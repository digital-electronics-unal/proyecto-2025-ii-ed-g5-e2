==> flow/design.v <==
module i2c_ina219_x3 #(
    parameter [7:0] SENSOR_ADDR = 8'h80  
)(
    input wire clk,             
    input wire reset,           
    inout wire sda,             
    output reg scl,            
    output reg [15:0] data_out  
);
    reg [9:0] clk_div;
    reg tick; 
    always @(posedge clk) begin
        if (clk_div == 499) begin tick <= 1; clk_div <= 0; end
        else begin tick <= 0; clk_div <= clk_div + 1; end
    end
    reg sda_out = 1;
    reg sda_en = 0; 
    assign sda = (sda_en) ? sda_out : 1'bz;
    reg [1:0] phase = 0; 
    reg [7:0] current_byte;
    localparam IDLE=0, START1=1, START2=2, 
               WRITE_BIT=3, READ_ACK=4, 
               READ_BIT=5, SEND_ACK=6, SEND_NACK=7,
               STOP1=8, STOP2=9, STOP3=10, 
               WAIT_STEP=11, NEXT_PHASE=12;
    reg [4:0] state = IDLE;
    reg [3:0] bit_cnt;
    reg [2:0] sub_step;
    reg [1:0] byte_idx; 
    reg [15:0] read_buffer;
    reg [19:0] long_timer; 
    always @(posedge clk or negedge reset) begin
        if (!reset) begin
            state <= IDLE; scl <= 1; sda_en <= 0; sda_out <= 1;
            phase <= 0; byte_idx <= 0; data_out <= 0;
        end else if (tick) begin 
            case (state)
                IDLE: begin
                    scl <= 1; sda_en <= 1; sda_out <= 1;
                    if (long_timer == 25000) begin 
                        long_timer <= 0;
                        state <= START1;
                    end else long_timer <= long_timer + 1;
                end
                START1: begin scl <= 1; sda_out <= 0; state <= START2; end
                START2: begin 
                    scl <= 0; 
                    state <= WRITE_BIT; 
                    bit_cnt <= 7; 
                    sub_step <= 0;
                    if (phase == 0) begin  
                        if (byte_idx == 0) current_byte <= SENSOR_ADDR;  
                        else if (byte_idx == 1) current_byte <= 8'h05; 
                        else if (byte_idx == 2) current_byte <= 8'h10; 
                        else current_byte <= 8'h00; 
                    end else if (phase == 1) begin  
                        if (byte_idx == 0) current_byte <= SENSOR_ADDR;  
                        else current_byte <= 8'h04; 
                    end else begin  
                        current_byte <= SENSOR_ADDR | 8'h01; 
                    end
                end
                WRITE_BIT: begin
                    case (sub_step)
                        0: begin scl<=0; sda_en<=1; sda_out<=current_byte[bit_cnt]; sub_step<=1; end
                        1: begin scl<=1; sub_step<=2; end
                        2: begin scl<=1; sub_step<=3; end
                        3: begin 
                            scl<=0; 
                            if (bit_cnt==0) begin state<=READ_ACK; sub_step<=0; end
                            else begin bit_cnt<=bit_cnt-1; sub_step<=0; end
                        end
                    endcase
                end
                READ_ACK: begin
                    case (sub_step)
                        0: begin scl<=0; sda_en<=0; sub_step<=1; end  
                        1: begin scl<=1; sub_step<=2; end
                        2: begin scl<=1; sub_step<=3; end
                        3: begin 
                            scl<=0; 
                            if (phase == 2 && byte_idx == 0) begin 
                                state <= READ_BIT; bit_cnt <= 7; byte_idx <= 1; sub_step <= 0;
                            end else begin
                                if (phase == 0 && byte_idx < 3) begin
                                    byte_idx <= byte_idx + 1;
                                    state <= WRITE_BIT; 
                                    bit_cnt <= 7;
                                    if (byte_idx == 0) current_byte <= 8'h05;
                                    else if (byte_idx == 1) current_byte <= 8'h10;
                                    else current_byte <= 8'h00;
                                end else if (phase == 1 && byte_idx < 1) begin
                                    byte_idx <= byte_idx + 1;
                                    state <= WRITE_BIT;
                                    bit_cnt <= 7;
                                    current_byte <= 8'h04;
                                end else begin
                                    state <= STOP1; 
                                end
                            end
                        end
                    endcase
                end
                READ_BIT: begin
                    case (sub_step)
                        0: begin scl<=0; sda_en<=0; sub_step<=1; end
                        1: begin scl<=1; sub_step<=2; end
                        2: begin 
                            scl<=1; 
                            if (byte_idx == 1) read_buffer[bit_cnt + 8] <= sda;  
                            else read_buffer[bit_cnt] <= sda;  
                            sub_step<=3; 
                        end
                        3: begin 
                            scl<=0; 
                            if (bit_cnt==0) begin 
                                if (byte_idx == 1) state<=SEND_ACK; 
                                else state<=SEND_NACK;              
                                sub_step<=0; 
                            end else begin bit_cnt<=bit_cnt-1; sub_step<=0; end
                        end
                    endcase
                end
                SEND_ACK: begin
                    case (sub_step)
                        0: begin scl<=0; sda_en<=1; sda_out<=0; sub_step<=1; end
                        1: begin scl<=1; sub_step<=2; end
                        2: begin scl<=1; sub_step<=3; end
                        3: begin 
                            scl<=0; 
                            byte_idx <= 2; 
                            state <= READ_BIT; bit_cnt <= 7; sub_step <= 0;
                        end
                    endcase
                end
                SEND_NACK: begin
                    case (sub_step)
                        0: begin scl<=0; sda_en<=1; sda_out<=1; sub_step<=1; end
                        1: begin scl<=1; sub_step<=2; end
                        2: begin scl<=1; sub_step<=3; end
                        3: begin scl<=0; state <= STOP1; end
                    endcase
                end
                STOP1: begin scl<=0; sda_en<=1; sda_out<=0; state<=STOP2; end
                STOP2: begin scl<=1; state<=STOP3; end
                STOP3: begin 
                    sda_out<=1; 
                    state <= NEXT_PHASE; 
                end
                NEXT_PHASE: begin
                    if (phase == 0) phase <= 1;       
                    else if (phase == 1) phase <= 2;  
                    else begin 
                        phase <= 1;  
                        data_out <= read_buffer;  
                    end
                    byte_idx <= 0;
                    state <= IDLE; 
                end
            endcase
        end
    end
endmodule
**Reports on i2c_ina219_x3**

The steps from the RTL of i2c_ina219_x3 to its reports follow in flow order.
Lines are those of the file above, counted from 1.
Operators: Yosys type, input widths -> output width; for muxes data width and select width s.
Library cell names are shortened.
Not given: -

- Design top: i2c_ina219_x3
- Clock: clk
- Library: sky130hd
- Timing corner: tt_025C_1v80

**Word-level counts**

Source: Yosys, flattened and elaborated, memories not mapped. Widths are those after wreduce. Registers that Yosys merges into a memory's read port (data or address) are not register bits. Print and check cells do not count. Equal cells are merged and count once.

- Div/mod/pow operators: 0
- Multiplexer cells: 57
- Magnitude comparators: 2
- $add $sub $neg: 7
- Reductions and logical operators: 40
- Multipliers: 0
- Bitwise logic cells: 8
- Shift-type cells: 5
- Equal/unequal tests: 43

Operators by type and width:

| cell | count |
|---|---|
| $mux 8 | 8 |
| $pmux 5 s12 | 1 |
| $mux 5 | 12 |
| $mux 4 | 10 |
| $pmux 3 s4 | 3 |
| $shift 1x33->16 | 1 |
| $shift 1x33->16 const A | 1 |
| $neg 5->33 | 1 |
| $and 16x16->16 | 2 |
| $or 16x16->16 | 2 |
| $not 16->16 | 2 |
| $add 20x1->20 const B | 1 |
| $eq 20x15->1 const B | 1 |
| $eq 5x3->1 const B | 4 |
| $eq 5x4->1 const B | 4 |
| $ne 2x1->1 const B | 9 |
| $shift 1x5->16 | 1 |
| $shift 1x5->16 const A | 1 |
| $reduce_or 2->1 | 8 |
| $pmux 8 s2 | 1 |
| $pmux 4 s4 | 1 |
| $mux 16 | 1 |
| $ne 2x2->1 const B | 7 |
| $mux 2 | 7 |
| $reduce_bool 12->1 | 1 |
| $reduce_and 4->1 | 3 |
| $reduce_bool 6->1 | 2 |
| $add 10x1->10 const B | 1 |

Not listed: further kinds 45, cells in them 66.

- ROM bits: 0
- Word width x clocked read ports: 0
- Cells after elaboration: 176
- Bits in registers: 90
- Memory bits (writable): 0
- Memory cells: 0
- Latch bits: 0

**Logic depth**

Yosys ltp: most cells in a row. Word level: on the elaborated netlist, between registers, memories and ports. Mapped: between sequential cells and ports; inverters and the memories' decode and read muxes count.

- Depth in word-level cells: 7
- ABC_AREA: 0
- Depth in mapped cells: 10

**After synthesis**

Yosys stat after the flow's synthesis: flattened, memories mapped to cells. It holds for the ABC_AREA given above (unset counts as 0); a run with the other value may have another netlist.
The area totals of this step are shown rounded.

Cells by type:

| cell type | count | total area (µm²) |
|---|---|---|
| edfxtp_1 | 44 | 1.32E+03 |
| dfrtp_1 | 24 | 600.576 |
| dfxtp_1 | 15 | 300.288 |
| mux2_2 | 20 | 225.216 |
| nand2_1 | 50 | 187.68 |
| nor2_1 | 50 | 187.68 |
| ha_1 | 14 | 175.168 |
| xor2_1 | 15 | 131.376 |
| xnor2_1 | 14 | 122.618 |
| a21oi_1 | 22 | 110.106 |
| o21ai_0 | 22 | 110.106 |
| nand3_1 | 17 | 85.082 |
| nor3_1 | 16 | 80.077 |
| a22o_1 | 8 | 70.067 |
| buf_2 | 14 | 70.067 |
| inv_1 | 16 | 60.058 |
| nor2b_1 | 9 | 56.304 |
| dfstp_2 | 2 | 52.55 |

Not listed: further types 50, cells in them 126.

- Synthesis area: 4900 µm²
- Area of sequential cells: 2300 µm²
- Flip-flop cells: 85
- Standard cells after synthesis: 498

**Worst setup path after synthesis**

OpenSTA on the mapped netlist: ideal clock, no wires. The path of least setup slack (recovery checks aside). Input and output delay are each 20% of the period. Register names are those of the netlist, which keeps one name where synthesis merged equal registers.

- Kind: in2reg
- From: input port reset
- To: register long_timer[0]
- Period: 5990 ps
- Library setup time: 422 ps
- Stages: 2
- Data arrival time: 2729 ps
- Buffers on the path: 0
- Delay of the path: 1953 ps
- Slack: 2839 ps
- External input delay: 1198 ps
- Synthesis period reached: 3151 ps

"delay of the path" = arrival - input delay + setup time.
"stages": output pins that drive a net of the path, with the launching flip-flop's if there is one; two outputs of one cell count as two.
"synthesis period reached" = period - worst setup slack (recovery checks aside). The figure is calculated, with input and output delays left at 20% of the set period.
The rows between start and end are the longest chain of elaborated cells between them; the timing report does not say that the signal goes this way. Where chains are equally long, one stands for them.
A line is the first line of the expression or statement that the cell stems from. Yosys adds cells for indexed reads and writes and turns some case tables into memories.

- Path through: nand2_1 -> nor3_1
- Cells in the longest elaborated chain: 1

Ends and longest elaborated chain, post-synthesis:

| element | line | source |
|---|---|---|
| start: declaration | 5 | `input wire reset,` |
| $reduce_and 3->1 | - |  |
| end: assignment | 41 | `long_timer <= 0;` |
| end: assignment | 43 | `end else long_timer <= long_timer + 1;` |
| end: declaration | 31 | `reg [19:0] long_timer;` |

**Timing after layout**

Path of least setup slack in the final report of record 1 (OpenROAD, finished layout, wires in). Where an end is a register, its clock arrival counts in the times.
The path's times are printed in steps of 10 ps; the period is the one set.

- Kind: reg2reg
- From: register bit_cnt[0]
- To: register bit_cnt[0]
- Stages: 8
- Period: 4650 ps
- Slack: 1870 ps
- Library setup time: 340 ps
- Data arrival time: 2800 ps
- Buffers on the path: 0

The rows between start and end are the longest chain of elaborated cells between them; the timing report does not say that the signal goes this way. Where chains are equally long, one stands for them.
At most two assigning lines are given for a register; there are more.
Only ways into the end's enable, where the timed path ends, are counted here.

- Path through: edfxtp_1 -> inv_1 -> ha_1 -> nand2b_1 -> nor2_1 -> a21oi_1 -> o311ai_0 -> a21oi_1
- Cells in the longest elaborated chain: 3

Ends and longest elaborated chain, after layout:

| element | line | source |
|---|---|---|
| start: declaration | 27 | `reg [3:0] bit_cnt;` |
| start: assignment | 49 | `bit_cnt <= 7;` |
| start: assignment | 71 | `else begin bit_cnt<=bit_cnt-1; sub_step<=0; end` |
| $logic_not 4->1 | 116 | `if (bit_cnt==0) begin` |
| $ne 2x2->1 | - |  |
| $reduce_and 8->1 | - |  |
| end: assignment | 120 | `end else begin bit_cnt<=bit_cnt-1; sub_step<=0; end` |
| end: assignment | 132 | `state <= READ_BIT; bit_cnt <= 7; sub_step <= 0;` |
| end: declaration | 27 |  |

2 stored runs of i2c_ina219_x3 in the flow (synthesis by Yosys, layout by OpenROAD, sky130hd cells), in arbitrary order. Constraints: input delay and output delay 20% of the set period each, output load 0.01 pF.
"reached clock period" means the clock period less the worst setup slack. The figure is calculated, with input and output delays left at 20% of the set period.
By "time on the worst setup path" is meant the share of the clock period that the worst setup path is allowed (20% is reserved at inputs, 20% at outputs), minus its slack. Clock arrival times at its registers enter into it.
"power consumption" is the tool's figure for a default switching activity; nothing was simulated.
"time on the worst setup path" is given in steps of 10 ps.
Results are given in rounded form.

### Record 1

Settings: `period_ns=4.65`, `CORE_UTILIZATION=52`, `SETUP_SLACK_MARGIN=0.03`, `PLACE_DENSITY_LB_ADDON=0.15`, `HOLD_SLACK_MARGIN=-0.05`, `CORE_MARGIN=4`, `GPL_TIMING_DRIVEN=1`, `CTS_CLUSTER_SIZE=67`, `CAP_MARGIN=5`, `MIN_ROUTING_LAYER=met1`, `MAX_ROUTING_LAYER=met5`, `SLEW_MARGIN=20`

- Total negative setup slack: 0 ps
- Worst setup slack after layout: 1900 ps
- Time on the worst setup path: 2780 ps
- Critical path kind: reg2reg
- Utilization: 58%
- Power consumption: 1400 µW
- Standard-cell area after layout: 5300 µm²
- Chip area in the Yosys report: 4900 µm²
- Reached clock period: 2784 ps
- Worst-case hold slack: 470 ps
- Die size: 11000 µm²

### Record 2

Settings: `period_ns=2.22`, `CORE_UTILIZATION=27`, `CORE_MARGIN=7`, `ABC_AREA=0`, `GPL_TIMING_DRIVEN=1`, `CTS_CLUSTER_DIAMETER=361`, `MIN_ROUTING_LAYER=met2`, `CAP_MARGIN=20`, `SLEW_MARGIN=20`

- Total negative setup slack: 0 ps
- Worst setup slack after layout: 97 ps
- Time on the worst setup path: 2120 ps
- Critical path kind: reg2reg
- Utilization: 33%
- Power consumption: 3100 µW
- Standard-cell area after layout: 5900 µm²
- Chip area in the Yosys report: 4900 µm²
- Reached clock period: 2123 ps
- Worst-case hold slack: 250 ps
- Die size: 22000 µm²
